==> flow/design.v <==
module rv4 #(parameter wd = 4)(
	input clk, rst,
	input [wd-1:0] datain,
	input datain_val,
	output datain_rdy, 
	input dataout_rdy, 
	output dataout_val,
	output [wd-1:0] dataout 
);
	reg [wd-1:0] data_pipe;
	reg datapipe_rdy;
	reg datapipe_val;
	assign datain_rdy = datapipe_rdy || !datapipe_val;  
	always @(posedge clk) begin
		if (rst) begin
			datapipe_val <= 0;
			data_pipe <= 0;
		end
		else begin
			datapipe_val <= (datain_rdy) ? datain_val : datapipe_val;  
			data_pipe <= (datain_rdy && datain_val) ? datain : data_pipe;
		end
	end
	wire store_data; 
	reg [wd-1:0] buffered_data;
	reg buffer_valid;
	assign store_data = datapipe_val && datapipe_rdy && ~dataout_rdy;  
	always @(posedge clk)
		if (rst)  buffer_valid <= 1'b0;
		else buffer_valid <= buffer_valid ? ~dataout_rdy: store_data;  
	always @(posedge clk)
		if (rst)  buffered_data <= 0;
	else      buffered_data <= store_data ? data_pipe : buffered_data;
	always @(posedge clk) begin
		if (rst)  datapipe_rdy <= 1'b1; 
		else datapipe_rdy <= dataout_rdy || ((~buffer_valid) && (~store_data));  
	end
	assign dataout_val = datapipe_rdy? datapipe_val : buffer_valid;
	assign dataout  = datapipe_rdy? data_pipe : buffered_data;
endmodule
== Tool chain data of rv4 ==
The steps from the RTL of rv4 to its reports follow in flow order.
Line numbers count from 1 in the design file above.
Operators: Yosys type, input widths -> output width; for muxes data width and select width s.
Library cell names are shortened.
Not given: --

* Design top: rv4
* Clock port: clk
* Cell library: sky130hd
* Corner: tt_025C_1v80

== Word level ==
Source: Yosys, flattened and elaborated, memories not mapped. Widths are those after wreduce; folded enables and synchronous resets count as part of the registers. Registers that Yosys merges into a memory's read port (data or address) are not register bits. Print and check cells do not count. Equal cells are merged and count once.

* Multiplexer cells: 3
* Bitwise gates (word level): 3
* Reductions and logical operators: 7

{| class="wikitable"
|+ Operator list
! kind !! number
|-
| $logic_and 1x1->1 || 4
|-
| $mux 4 || 1
|-
| $not 1->1 || 3
|-
| $logic_or 1x1->1 || 2
|-
| $mux 1 || 2
|-
| $logic_not 1->1 || 1
|}

* Bits in registers: 11
* Output and inout bits: 6

== Logic depth ==
Depth = most cells in a row (Yosys ltp): at word level without a register or memory, in the mapped netlist without a sequential cell, where the memories' decode and read muxes count.

* Word-level depth: 5
* ABC_AREA: 0
* Mapped depth: 5
* Mapped depth without buffers: 3

== Synthesis result ==
Yosys stat after the flow's synthesis: flattened, memories mapped to cells. It holds for the ABC_AREA given above (unset counts as 0); a run with the other value may have another netlist.
Totals and module areas in this step are rounded.

{| class="wikitable"
|+ Cell types
! cell !! number !! total area (µm²)
|-
| dfxtp_1 || 11 || 220.211
|-
| mux2_2 || 5 || 56.304
|-
| a21bo_1 || 4 || 40.038
|-
| mux2i_1 || 4 || 40.038
|-
| a21oi_2 || 4 || 35.034
|-
| buf_6 || 2 || 22.522
|-
| nand3_1 || 4 || 20.019
|-
| nor2_1 || 4 || 15.014
|-
| nand2b_4 || 1 || 13.763
|-
| a21oi_1 || 2 || 10.01
|-
| clkbuf_1 || 2 || 7.507
|-
| inv_1 || 2 || 7.507
|-
| nand3b_1 || 1 || 7.507
|-
| nor3_1 || 1 || 5.005
|}

* Cell count: 47
* Synthesis area: 500.5 µm²
* Mapped flip-flops: 11

== Timing after synthesis ==
Path of least setup slack by OpenSTA after synthesis, without wires, with an ideal clock, recovery checks aside; 20% of the period is set as input and as output delay. Where synthesis merged equal registers, the netlist keeps one of their names.

* Path kind: register to output
* Start point: register datapipe_rdy
* End point: output dataout[0]
* Period: 2.23 ns
* External output delay: 0.446 ns
* Time at the first pin: 0.000 ns
* Data arrival time: 0.770 ns
* Required time: 1.784 ns
* Path slack: 1.014 ns
* Delay of the path: 0.770 ns
* Driving pins on the path: 3
* Buffers on the path: 1
* Synthesis period reached: 1.216 ns

"delay of the path" = arrival - input delay + setup time.
At an output port there is no setup time.
"driving pins on the path" counts driving pins, that of a launching flip-flop among them; a cell with two outputs on the path counts twice.
"synthesis period reached" is the clock period less the worst setup slack; recovery checks do not enter. This is arithmetic on one report: input and output delays are still those of the set period (20% each).
Between the ends stands the longest chain of elaborated cells between them, by number of cells; it is not shown to be the way that was timed. Of several equally long chains one is given.
Each line given opens the expression or statement behind the cell; cells for indexed reads and writes are added by Yosys, which also makes memories of some case tables.

* Cell sequence: dfxtp_1 buf_6 mux2_2
* Cells in the longest elaborated chain: 1

{| class="wikitable"
|+ RTL lines, path after synthesis
! item !! RTL line !! source
|-
| start: declaration || 11 || <nowiki>reg datapipe_rdy;</nowiki>
|-
| start: assignment || 35 || <nowiki>if (rst) datapipe_rdy <= 1'b1;</nowiki>
|-
| start: assignment || 36 || <nowiki>else datapipe_rdy <= dataout_rdy || ((~buffer_valid) && (~store_data));</nowiki>
|-
| $mux 4 || 39 || <nowiki>assign dataout = datapipe_rdy? data_pipe : buffered_data;</nowiki>
|-
| end: declaration || 8 || <nowiki>output [wd-1:0] dataout</nowiki>
|}

== Timing after layout ==
Path of least setup slack in the final report of flow run A (OpenROAD, finished layout, wires in). Where an end is a register, its clock arrival counts in the times.

* Path kind: register to output
* Start point: register datapipe_rdy
* End point: output dataout[0]
* Period: 0.901 ns
* External output delay: 0.18 ns
* Time at the first pin: 0.26 ns
* Data arrival time: 1.15 ns
* Required time: 0.72 ns
* Path slack: -0.43 ns
* Driving pins on the path: 4
* Buffers on the path: 2

Between the ends stands the longest chain of elaborated cells between them, by number of cells; it is not shown to be the way that was timed. Of several equally long chains one is given.

* Cell sequence: dfxtp_2 buf_6 mux2_4 buf_6
* Cells in the longest elaborated chain: 1

{| class="wikitable"
|+ RTL lines, path post-layout
! item !! RTL line !! source
|-
| start: declaration || 11 || <nowiki>reg datapipe_rdy;</nowiki>
|-
| start: assignment || 35 || <nowiki>if (rst) datapipe_rdy <= 1'b1;</nowiki>
|-
| start: assignment || 36 || <nowiki>else datapipe_rdy <= dataout_rdy || ((~buffer_valid) && (~store_data));</nowiki>
|-
| $mux 4 || 39 || <nowiki>assign dataout = datapipe_rdy? data_pipe : buffered_data;</nowiki>
|-
| end: declaration || 8 || <nowiki>output [wd-1:0] dataout</nowiki>
|}

Ticket comment

Settings and measured results of 2 stored flow runs for module rv4 (sky130hd), not sorted in any way. The constraints put input and output delay at 20% of the set period each and load the outputs with 0.01 pF.
"critical setup path time" is the time allowed to the run's worst setup path (the clock period less input and output delay, where it has them) less its slack. Clock arrival times count: a late capture clock shortens it, a late launch clock lengthens it.
By "total design power" is meant OpenSTA's value without simulated activity: inputs other than the clock are taken to toggle once in ten clock periods, and the tool carries that through the logic.
Measured values are rounded.

=== Flow run A ===
{| class="wikitable"
! Setting !! Value
|-
| period_ns || 0.901
|-
| CORE_UTILIZATION || 18
|-
| SETUP_SLACK_MARGIN || 0.14
|-
| PLACE_DENSITY_LB_ADDON || 0.07
|-
| TNS_END_PERCENT || 30
|-
| GPL_ROUTABILITY_DRIVEN || 0
|-
| CTS_CLUSTER_DIAMETER || 327
|-
| SLEW_MARGIN || 10
|-
| MIN_ROUTING_LAYER || met1
|-
| MAX_ROUTING_LAYER || met4
|-
| CAP_MARGIN || 20
|-
| CORE_MARGIN || 2
|-
! Result !! Value
|-
| Chip area after synthesis (Yosys) || 500.5 µm²
|-
| Die outline area || 3218 µm²
|-
| Standard-cell area after layout || 798.3 µm²
|-
| Utilization || 0.297
|-
| Worst setup slack after layout || -0.432 ns
|-
| Total negative slack || -3.993 ns
|-
| Smallest hold slack || 0.484 ns
|-
| Total design power || 1.058 mW
|-
| Critical setup path time || 1.15 ns
|-
| Worst path kind || register to output
|}

=== Flow run B ===
{| class="wikitable"
! Setting !! Value
|-
| period_ns || 0.77
|-
| CORE_UTILIZATION || 71
|-
| SETUP_SLACK_MARGIN || -0.06
|-
| PLACE_DENSITY || 0.72
|-
| CORE_ASPECT_RATIO || 0.89
|-
| CORE_MARGIN || 7
|-
| CELL_PAD_IN_SITES_DETAIL_PLACEMENT || 2
|-
| TNS_END_PERCENT || 90
|-
| ABC_AREA || 0
|-
| CTS_CLUSTER_DIAMETER || 267
|-
| MIN_ROUTING_LAYER || met2
|-
| CAP_MARGIN || 20
|-
| SLEW_MARGIN || 20
|}
Did not finish, floorplanning stopped with PDN-0185.
